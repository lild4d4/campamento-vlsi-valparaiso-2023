==> flow/design.v <==
`timescale 1ns / 1ps
module ALU_reg_ref#(
    parameter N = 16
) (
    input wire clk, reset, load_A, load_B, load_Op, updateRes,
    input wire [N-1 : 0] data_in,
    output reg [N-1:0] result,
    output reg [4:0] flags
);
    reg [N-1:0] A, B, Result_next; 
    reg [4:0] Status_next, Status;
    reg [1:0] OpCode;
    always @(posedge clk) begin 
        {A, B, OpCode, flags, result} <= {A, B, OpCode, flags, result};
        if(reset)
            {A, B, OpCode, flags, result} <= 'd0;
        else begin
            if(updateRes)
                {flags, result} <= {Status_next, Result_next}; 
            if(load_A)
                A <= data_in;
            if(load_B)
                B <= data_in;
            if(load_Op)
                OpCode <= data_in[1:0];
       end     
    end
    reg Neg, Z, C, V, P;
    always @(*) begin
		case(OpCode)
			2'd0: begin
				Result_next = ~(A | B);
				C = 1'b0;
				V = 1'b0;
			end
			2'd1: begin
				Result_next = ~(A & B);
				C = 1'b0;
				V = 1'b0;
			end
			2'd2: begin
                {C, Result_next} = A + B;
				V = (Result_next[N-1] & ~A[N-1] & ~B[N-1]) | (~Result_next[N-1] & A[N-1] & B[N-1]);
			end
			2'd3: begin
                {C, Result_next} = A - B;
				V = (Result_next[N-1] & ~A[N-1] & B[N-1]) | (~Result_next[N-1] & A[N-1] & ~B[N-1]);	
			end
		endcase
		Neg = Result_next[N-1];
		Z = (Result_next == '0);
        P = ~^Result_next;
		Status_next = {V, C, Z, Neg, P};
	end
endmodule
* Step by step through the tools: ALU_reg_ref
What the tools print for ALU_reg_ref, step after step. Line numbers count from 1 in the design file above. Cell names lack the library's common part. The mark - stands for no value.
Set-up: top ALU_reg_ref, clock clk, cell library sky130hd, timing corner tt_025C_1v80

* After elaboration
Source: Yosys, flattened and elaborated, memories not mapped. Widths are those after wreduce. Registers that Yosys merges into a memory's read port (data or address) are not register bits. Print and check cells do not count. Equal cells are merged and count once.
Storage and ports: register bits after elaboration 55, input bits 22, word-level cells 35
Operators by class: add/subtract/negate cells 2, equal/unequal tests 3, mux-type cells 3, bitwise gates (word level) 18, reduce/logical cells 4
Operator list (count):
- 16-bit case mux with 4-bit select | 1
- 16-bit NOT | 2
- 16-bit by 16-bit adder with 17-bit output | 1
- 16-bit by 16-bit subtractor with 17-bit output | 1
- 16-bit AND | 1
- 16-bit OR | 1
- 16-bit logical NOT | 1
- 16-bit XNOR reduction | 1
- 1-bit AND | 8
- 1-bit case mux with 3-bit select | 2
- 1-bit NOT | 4
- 2-bit == test with constant B | 2
- 1-bit OR | 2
- 2-bit by 1-bit == test with 1-bit output with constant B | 1
- 2-bit logical NOT | 1
- 2-bit OR reduction | 1

* Longest topological paths
Depth = most cells in a row (Yosys ltp): at word level without a register or memory, in the mapped netlist without a sequential cell, where the memories' decode and read muxes count.
Logic depth: depth after elaboration 6, ABC_AREA 0, gate-level depth with buffers 18

* Synthesis result
Source: synth_stat.txt of the flow (Yosys; design flattened, memories mapped). It holds for the ABC_AREA given above (unset counts as 0); a run with the other value may have another netlist. Totals and module areas in this step are rounded.
Cells by type (count):
- dfxtp_1 | 54
- ha_1 | 58
- mux2i_1 | 44
- nor2_1 | 97
- inv_1 | 47
- a21oi_1 | 31
- a211oi_1 | 20
- xnor2_1 | 13
- clkbuf_1 | 27
- nand2_1 | 17
- o21ai_0 | 12
- a31oi_1 | 9
- a21o_1 | 7
- nand3_1 | 10
- nor3_1 | 9
- fa_1 | 2
- and3_1 | 6
- nor2b_1 | 6
Not listed: further types 50, cells in them 84.
Synthesis totals: mapped cells 553, mapped area 4450 um2, sequential part of the area 1080 um2, mapped flip-flops 54, buffers 32

* Worst setup path after synthesis
OpenSTA on the mapped netlist: ideal clock, no wires. The path of least setup slack (recovery checks aside). Input and output delay are each 20% of the period. Register names are those of the netlist, which keeps one name where synthesis merged equal registers.
Timing post-synthesis: path kind register -> register, from register B[0], to register flags[0], clock period 4280 ps, library setup time 128 ps, launch time at the first pin 0 ps, data arrival time 3286 ps, required time 4152 ps, setup slack 866 ps, path delay 3414 ps, driving pins on the path 17, synthesis period reached 3414 ps
"path delay" = arrival - input delay + setup time. "driving pins on the path" counts driving pins, that of a launching flip-flop among them; a cell with two outputs on the path counts twice. "synthesis period reached" = period - worst setup slack (recovery checks aside). The figure is calculated, with input and output delays left at 20% of the set period. The rows between start and end are the longest chain of elaborated cells between them; the timing report does not say that the signal goes this way. Where chains are equally long, one stands for them. A line is the first line of the expression or statement that the cell stems from. Yosys adds cells for indexed reads and writes and turns some case tables into memories.
Between the ends, post-synthesis: cells stage by stage dfxtp_1 > ha_1 > inv_1 > fa_1 > and2b_1 > o21ai_2 > a21o_2 > a21oi_4 > a2111oi_2 > o211a_1 > or4_4 > ha_1 > xnor2_1 > xnor2_1 > xnor2_1 > mux2i_1 > nor2_1, cells in the longest elaborated chain 4, elaborated cells between the ends (all ways) 8, RTL lines with such cells 6, those cells by class add/sub (2); mux (1); logic (4); reduce/logical (1)
Ends and longest elaborated chain, post-synthesis:
- from (decl) | RTL line 10 | reg [N-1:0] A, B, Result_next;
- from (assign) | RTL line 23 | B <= data_in;
- 16-bit AND | RTL line 37 | Result_next = ~(A & B);
- 16-bit NOT | RTL line 37
- 16-bit case mux with 4-bit select | RTL line 30 | case(OpCode)
- 16-bit XNOR reduction | RTL line 52 | P = ~^Result_next;
- to (decl) | RTL line 8 | output reg [4:0] flags

* Path in the finished layout
From the final timing report of run A: the path of least setup slack in the routed layout; clock arrival at registers is part of the times. The report prints the path's times to 10 ps; the period is as set.
Timing after layout: path kind register -> register, from register B[0], to register flags[0], clock period 3990 ps, library setup time 100 ps, launch time at the first pin 320 ps, data arrival time 3750 ps, required time 4210 ps, setup slack 460 ps, driving pins on the path 17
The rows between start and end are the longest chain of elaborated cells between them; the timing report does not say that the signal goes this way. Where chains are equally long, one stands for them.
Between the ends, after layout: cells stage by stage dfxtp_4 > ha_4 > inv_1 > fa_2 > and2b_1 > o21ai_2 > a21o_2 > a21oi_4 > a2111oi_4 > o211a_1 > or4_4 > ha_4 > xnor2_2 > xnor2_1 > xnor2_1 > mux2i_1 > nor2_1, cells in the longest elaborated chain 4, elaborated cells between the ends (all ways) 8, RTL lines with such cells 6, those cells by class add/sub (2); mux (1); logic (4); reduce/logical (1)
Ends and longest elaborated chain, after layout:
- from (decl) | RTL line 10 | reg [N-1:0] A, B, Result_next;
- from (assign) | RTL line 23 | B <= data_in;
- 16-bit AND | RTL line 37 | Result_next = ~(A & B);
- 16-bit NOT | RTL line 37
- 16-bit case mux with 4-bit select | RTL line 30 | case(OpCode)
- 16-bit XNOR reduction | RTL line 52 | P = ~^Result_next;
- to (decl) | RTL line 8 | output reg [4:0] flags

Memo
Re: implementation data of ALU_reg_ref

Below are 2 stored runs of the flow (Yosys, OpenROAD; platform sky130hd) on ALU_reg_ref, each with its settings and what was measured, unordered. Constraints: input delay and output delay 20% of the set period each, output load 0.01 pF.
By "clock period reached" is meant the clock period of the run minus its worst setup slack. This is arithmetic on one report: input and output delays are still those of the set period (20% each).
"time used up by the worst setup path" = time allowed to the worst setup path (clock period - input delay - output delay, where it has them) - its slack; a late launch clock adds to it, a late capture clock takes from it.
"power consumption" is the tool's figure for a default switching activity; nothing was simulated.
"time used up by the worst setup path" is given in steps of 10 ps.
The measured numbers are rounded.

[run A] flow files
==> flow/run.sh <==
#!/bin/bash
# the make line also repeats the synthesis and layout settings of config.mk as NAME=value (left out here)
make -C /OpenROAD-flow-scripts/flow DESIGN_CONFIG=/design/flow/config.mk WORK_HOME=/design/flow/orfs CLKGATE_MAP_FILE= finish
==> flow/config.mk <==
export PLATFORM = sky130hd
export DESIGN_NAME = ALU_reg_ref
export DESIGN_NICKNAME = ALU_reg_ref
export VERILOG_FILES = /design/flow/design.v
export SDC_FILE = /design/flow/constraint.sdc
export NUM_CORES = 4
export LEC_CHECK = 0
export CAP_MARGIN = 20
export CORE_MARGIN = 2
export CORE_UTILIZATION = 40
export SETUP_SLACK_MARGIN = 0.65
export SLEW_MARGIN = 20
==> flow/constraint.sdc <==
create_clock -name core_clock -period 3.99 [get_ports {clk}]
set_input_delay 0.7980 -clock core_clock [delete_from_list [all_inputs] [get_ports {clk}]]
set_output_delay 0.7980 -clock core_clock [all_outputs]
set_load 0.01 [all_outputs]

[run A] result: cell area after synthesis 4450 um2; area inside the die boundary 12000 um2; standard-cell area of the final layout 5430 um2; utilization after layout 50.1 %; setup slack of the critical path 456 ps; sum of negative setup slack 0 ps; worst hold slack 473 ps; power consumption 0.00168 W; clock period reached 3534 ps; time used up by the worst setup path 3530 ps; worst path kind register -> register

[run B] flow files
==> flow/run.sh <==
#!/bin/bash
# the make line also repeats the synthesis and layout settings of config.mk as NAME=value (left out here)
make -C /OpenROAD-flow-scripts/flow DESIGN_CONFIG=/design/flow/config.mk WORK_HOME=/design/flow/orfs CLKGATE_MAP_FILE= finish
==> flow/config.mk <==
export PLATFORM = sky130hd
export DESIGN_NAME = ALU_reg_ref
export DESIGN_NICKNAME = ALU_reg_ref
export VERILOG_FILES = /design/flow/design.v
export SDC_FILE = /design/flow/constraint.sdc
export NUM_CORES = 4
export LEC_CHECK = 0
export CAP_MARGIN = 5
export CELL_PAD_IN_SITES_DETAIL_PLACEMENT = 0
export CELL_PAD_IN_SITES_GLOBAL_PLACEMENT = 0
export CORE_ASPECT_RATIO = 0.51
export CORE_MARGIN = 6
export CORE_UTILIZATION = 27
export CTS_CLUSTER_DIAMETER = 322
export GPL_ROUTABILITY_DRIVEN = 0
export GPL_TIMING_DRIVEN = 1
export HOLD_SLACK_MARGIN = 0.24
export MIN_ROUTING_LAYER = met1
export PLACE_DENSITY_LB_ADDON = 0.29
export SETUP_SLACK_MARGIN = 0.85
export SLEW_MARGIN = 30
==> flow/constraint.sdc <==
create_clock -name core_clock -period 5.46 [get_ports {clk}]
set_input_delay 1.0920 -clock core_clock [delete_from_list [all_inputs] [get_ports {clk}]]
set_output_delay 1.0920 -clock core_clock [all_outputs]
set_load 0.01 [all_outputs]

[run B] result: cell area after synthesis 4450 um2; area inside the die boundary 19900 um2; standard-cell area of the final layout 5200 um2; utilization after layout 33.4 %; setup slack of the critical path 1650 ps; sum of negative setup slack 0 ps; worst hold slack 470 ps; power consumption 0.00131 W; clock period reached 3811 ps; time used up by the worst setup path 3810 ps; worst path kind register -> register
